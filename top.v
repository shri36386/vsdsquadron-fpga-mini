==> flow/design.v <==
module echo_timer (
    input wire clk,
    input wire rst,
    input wire echo,
    output reg [31:0] duration
);
    reg prev_echo;
    reg measuring;
    always @(posedge clk or posedge rst) begin
        if (rst) begin
            duration <= 0;
            prev_echo <= 0;
            measuring <= 0;
        end else begin
            prev_echo <= echo;
            if (~prev_echo & echo) begin
                duration <= 0;
                measuring <= 1;
            end else if (prev_echo & ~echo) begin
                measuring <= 0;
            end else if (measuring) begin
                duration <= duration + 1;
            end
        end
    end
endmodule
module led_ctrl (
    input wire clk,
    input wire rst,
    input wire [31:0] duration,
    output reg led_out
);
    parameter THRESHOLD = 3500;
    always @(posedge clk or posedge rst) begin
        if (rst)
            led_out <= 1;  
        else begin
            if (duration < THRESHOLD)
                led_out <= ~led_out;  
            else
                led_out <= 1;     
        end
    end
endmodule
module top (
    input wire clk,               
    input wire rst,               
    input wire echo,              
    output wire trigger,          
    output wire led               
);
    wire [31:0] duration;
    trigger_gen u_trigger (
        .clk(clk),
        .rst(rst),
        .trigger(trigger)
    );
    echo_timer u_echo (
        .clk(clk),
        .rst(rst),
        .echo(echo),
        .duration(duration)
    );
    led_ctrl u_led (
        .clk(clk),
        .rst(rst),
        .duration(duration),
        .led_out(led)      
    );
endmodule
module trigger_gen (
    input wire clk,
    input wire rst,
    output reg trigger
);
    parameter CLK_FREQ = 12000000;
    parameter PULSE_WIDTH = 120;
    parameter PERIOD = 600000;
    reg [31:0] count;
    always @(posedge clk or posedge rst) begin
        if (rst) begin
            count <= 0;
            trigger <= 0;
        end else begin
            if (count < PULSE_WIDTH)
                trigger <= 1;
            else
                trigger <= 0;
            if (count >= PERIOD)
                count <= 0;
            else
                count <= count + 1;
        end
    end
endmodule
-- From RTL to reports: top
What the tools print for top, step after step.
Lines are those of the file above, counted from 1.
Library cell names are shortened.
The mark n/a stands for no value.
- top module: top
- clock input: clk
- library: sky130hd
- corner: tt_025C_1v80

-- Word-level counts
Source: Yosys, flattened and elaborated, memories not mapped. Widths are those after wreduce. Registers that Yosys merges into a memory's read port (data or address) are not register bits. Print and check cells do not count. Equal cells are merged and count once.
- order comparisons at 3
- equal/unequal tests: 1
- noted reductions and logical operators: 3
- noted add/sub/neg operators: 2
- noted bitwise operators: 5
- muxes and demuxes: 8
- operators with widths (kind ; count):
    32-bit 2-to-1 mux ; 4
    32-bit by 1-bit adder with 32-bit output (second input constant) ; 2
    32-bit by 12-bit less-than comparator with 1-bit output (second input constant) ; 1
    32-bit by 20-bit greater-or-equal comparator with 1-bit output (second input constant) ; 1
    32-bit by 7-bit less-than comparator with 1-bit output (second input constant) ; 1
    2-bit nonzero test ; 2
    1-bit 2-to-1 mux ; 4
    1-bit NOT ; 3
    1-bit AND ; 2
    2-bit by 1-bit inequality test with 1-bit output (second input constant) ; 1
    2-bit AND reduction ; 1
- flip-flop bits (word level): 68
- bits of input ports: 3
- output and inout port bits at 2
- noted cells after elaboration: 28

-- Depth
Depth = most cells in a row (Yosys ltp): at word level without a register or memory, in the mapped netlist without a sequential cell, where the memories' decode and read muxes count.
- depth in word-level cells: 4
- noted ABC_AREA: 0
- gate-level depth with buffers at 8
- depth with buffers taken out at 6

-- After synthesis
Source: synth_stat.txt of the flow (Yosys; design flattened, memories mapped). It holds for the ABC_AREA given above (unset counts as 0); a run with the other value may have another netlist.
- mapped flip-flops at 68
- sequential area at 1702.9 um^2
- cell area after synthesis: 3338.2 um^2
- noted buffer cells: 16
- noted mapped cells: 338
- cells by type (cell type ; count ; total area (um^2)):
    dfrtp_1 ; 67 ; 1.68E+03
    nand4_1 ; 23 ; 143.888
    a21oi_1 ; 22 ; 110.106
    nor2_1 ; 27 ; 101.347
    or4_1 ; 13 ; 97.594
    xor2_1 ; 11 ; 96.342
    nand3_1 ; 19 ; 95.091
    nor4_1 ; 15 ; 93.84
    o31ai_1 ; 12 ; 90.086
    nand2_1 ; 19 ; 71.318
    o21ai_0 ; 14 ; 70.067
    xnor2_1 ; 7 ; 61.309
    mux2i_1 ; 6 ; 60.058
    ha_1 ; 4 ; 50.048
    and3_1 ; 7 ; 43.792
    nand2b_1 ; 7 ; 43.792
    clkbuf_1 ; 11 ; 41.29
    or3_1 ; 6 ; 37.536
Other cell types: 29; their cells: 48.
By module: a second synthesis without flattening, with its own total; a netlist apart from the flattened one above.
- cell total of the unflattened synthesis: 345
- area (unflattened synthesis): 3319.4 um^2
Each row is one instance without its submodules.
- modules (module ; cells ; area (um^2) ; seq. area (um^2) ; times used):
    echo_timer ; 193 ; 1771.7 ; 850.8 ; 1
    trigger_gen ; 137 ; 1435.1 ; 825.8 ; 1
    led_ctrl ; 15 ; 112.6 ; 26.3 ; 1
    top ; 0 ; 0.0 ; 0.0 ; 1

-- Worst setup path after synthesis
Source: OpenSTA report_checks on the synthesized netlist (no wires, ideal clock, input and output delay 20% of the period each), path of least setup slack; recovery checks are left aside. Register names are those of the netlist, which keeps one name where synthesis merged equal registers.
- kind: input -> register
- start: input port echo
- end: register u_echo.duration[19]
- noted path delay: 1.536 ns
- period at 2.58 ns
- noted launch time at the first pin: 0.516 ns
- path buffers at 1
- library setup time: 0.078 ns
- data required time: 2.502 ns
- noted stages: 7
- input delay at 0.516 ns
- arrival at 1.974 ns
- setup slack: 0.528 ns
- noted synthesis period reached: 2.052 ns
"path delay" is the arrival time less input delay plus setup time.
"stages" counts driving pins, that of a launching flip-flop among them; a cell with two outputs on the path counts twice.
"synthesis period reached" = period - worst setup slack (recovery checks aside). The figure is calculated, with input and output delays left at 20% of the set period.
The rows between start and end are the longest chain of elaborated cells between them; the timing report does not say that the signal goes this way. Where chains are equally long, one stands for them.
A line is the first line of the expression or statement that the cell stems from. Yosys adds cells for indexed reads and writes and turns some case tables into memories.
A register here has more assigning lines than the two given.
- path through: inv_1 > ha_1 > o21ba_2 > buf_6 > nand4_1 > or4_1 > a21oi_1
- length of the longest elaborated chain at 4
- elaborated cells on any way between the ends: 8
- source lines of those cells at 2
- classes of those cells: 1 x eq/ne; 2 x mux; 3 x logic; 2 x reduce/logical
- RTL lines, path after synthesis (what ; RTL line ; text):
    from (decl) ; 48 ; input wire echo,
    1-bit NOT ; 19 ; end else if (prev_echo & ~echo) begin
    1-bit AND ; 19 ;
    32-bit 2-to-1 mux ; 19 ;
    32-bit 2-to-1 mux ; 16 ; if (~prev_echo & echo) begin
    to (assign) ; 17 ; duration <= 0;
    to (assign) ; 22 ; duration <= duration + 1;
    to (decl) ; 5 ; output reg [31:0] duration

-- Path in the finished layout
Path of least setup slack in the final report of run 2 (OpenROAD, finished layout, wires in). Where an end is a register, its clock arrival counts in the times.
- kind: register -> register
- start: register u_echo.duration[18]
- end: register u_echo.duration[30]
- library setup time: 0.08 ns
- path buffers at 0
- data required time: 1.74 ns
- noted launch time at the first pin: 0.34 ns
- setup slack: -0.42 ns
- noted stages: 5
- arrival at 2.16 ns
- period at 1.48 ns
The rows between start and end are the longest chain of elaborated cells between them; the timing report does not say that the signal goes this way. Where chains are equally long, one stands for them.
A register here has more assigning lines than the two given.
- path through: dfrtp_1 > nand4_1 > or4_4 > or4_4 > a21oi_2
- length of the longest elaborated chain at 4
- elaborated cells on any way between the ends: 4
- source lines of those cells at 4
- classes of those cells: 1 x add/sub; 3 x mux
- RTL lines, path post-layout (what ; RTL line ; text):
    from (decl) ; 5 ; output reg [31:0] duration
    from (assign) ; 11 ; duration <= 0;
    from (assign) ; 22 ; duration <= duration + 1;
    32-bit by 1-bit adder with 32-bit output ; 22 ;
    32-bit 2-to-1 mux ; 21 ; end else if (measuring) begin
    32-bit 2-to-1 mux ; 19 ; end else if (prev_echo & ~echo) begin
    32-bit 2-to-1 mux ; 16 ; if (~prev_echo & echo) begin
    to (assign) ; 17 ; duration <= 0;
    to (assign) ; 22 ;
    to (decl) ; 5 ;

FLOW RESULTS
============

Below are 2 stored runs of the flow (Yosys, OpenROAD; platform sky130hd) on top, each with its settings and what was measured, unordered. Constraints: input delay and output delay 20% of the set period each, output load 0.01 pF.
"achieved period": clock period set for the run, less the worst setup slack. It is reckoned from that one timing run; input and output delays stay at 20% of the period that was set.
"allowed time less slack (worst setup path)" = time allowed to the worst setup path (clock period - input delay - output delay, where it has them) - its slack; a late launch clock adds to it, a late capture clock takes from it.
"total design power": no workload was simulated; the value follows from the tool's default switching activity.

Run 1

==> flow/run.sh <==
#!/bin/bash
# the make line also repeats the synthesis and layout settings of config.mk as NAME=value (left out here)
make -C /OpenROAD-flow-scripts/flow DESIGN_CONFIG=/design/flow/config.mk WORK_HOME=/design/flow/orfs CLKGATE_MAP_FILE= finish
==> flow/config.mk <==
export PLATFORM = sky130hd
export DESIGN_NAME = top
export DESIGN_NICKNAME = top
export VERILOG_FILES = /design/flow/design.v
export SDC_FILE = /design/flow/constraint.sdc
export NUM_CORES = 4
export LEC_CHECK = 0
export CAP_MARGIN = 20
export CELL_PAD_IN_SITES_GLOBAL_PLACEMENT = 2
export CORE_ASPECT_RATIO = 1.65
export CORE_MARGIN = 2
export CORE_UTILIZATION = 65
export GPL_TIMING_DRIVEN = 1
export PLACE_DENSITY = 0.51
export SLEW_MARGIN = 20
export TNS_END_PERCENT = 65
==> flow/constraint.sdc <==
create_clock -name core_clock -period 2.98 [get_ports {clk}]
set_input_delay 0.5960 -clock core_clock [delete_from_list [all_inputs] [get_ports {clk}]]
set_output_delay 0.5960 -clock core_clock [all_outputs]
set_load 0.01 [all_outputs]

Run 1: no results, placement failed with GPL-0301.

Run 2

==> flow/run.sh <==
#!/bin/bash
# the make line also repeats the synthesis and layout settings of config.mk as NAME=value (left out here)
make -C /OpenROAD-flow-scripts/flow DESIGN_CONFIG=/design/flow/config.mk WORK_HOME=/design/flow/orfs CLKGATE_MAP_FILE= finish
==> flow/config.mk <==
export PLATFORM = sky130hd
export DESIGN_NAME = top
export DESIGN_NICKNAME = top
export VERILOG_FILES = /design/flow/design.v
export SDC_FILE = /design/flow/constraint.sdc
export NUM_CORES = 4
export LEC_CHECK = 0
export ABC_AREA = 0
export CAP_MARGIN = 5
export CORE_ASPECT_RATIO = 0.62
export CORE_MARGIN = 2
export CORE_UTILIZATION = 36
export CTS_CLUSTER_DIAMETER = 125
export GPL_TIMING_DRIVEN = 0
export MAX_ROUTING_LAYER = met4
export SLEW_MARGIN = 15
==> flow/constraint.sdc <==
create_clock -name core_clock -period 1.48 [get_ports {clk}]
set_input_delay 0.2960 -clock core_clock [delete_from_list [all_inputs] [get_ports {clk}]]
set_output_delay 0.2960 -clock core_clock [all_outputs]
set_load 0.01 [all_outputs]

Measured in run 2:
- standard-cell area of the final layout at 4883.4 um^2
- area of the synthesized netlist at 3338.2 um^2
- total design power at 4.481 mW
- setup slack of the worst path at -0.416 ns
- overall die area at 10081.5 um^2
- summed negative setup slack: -8.917 ns
- achieved period at 1.896 ns
- allowed time less slack (worst setup path) at 1.90 ns
- worst setup path type: register -> register
- noted the utilization: 54.5%
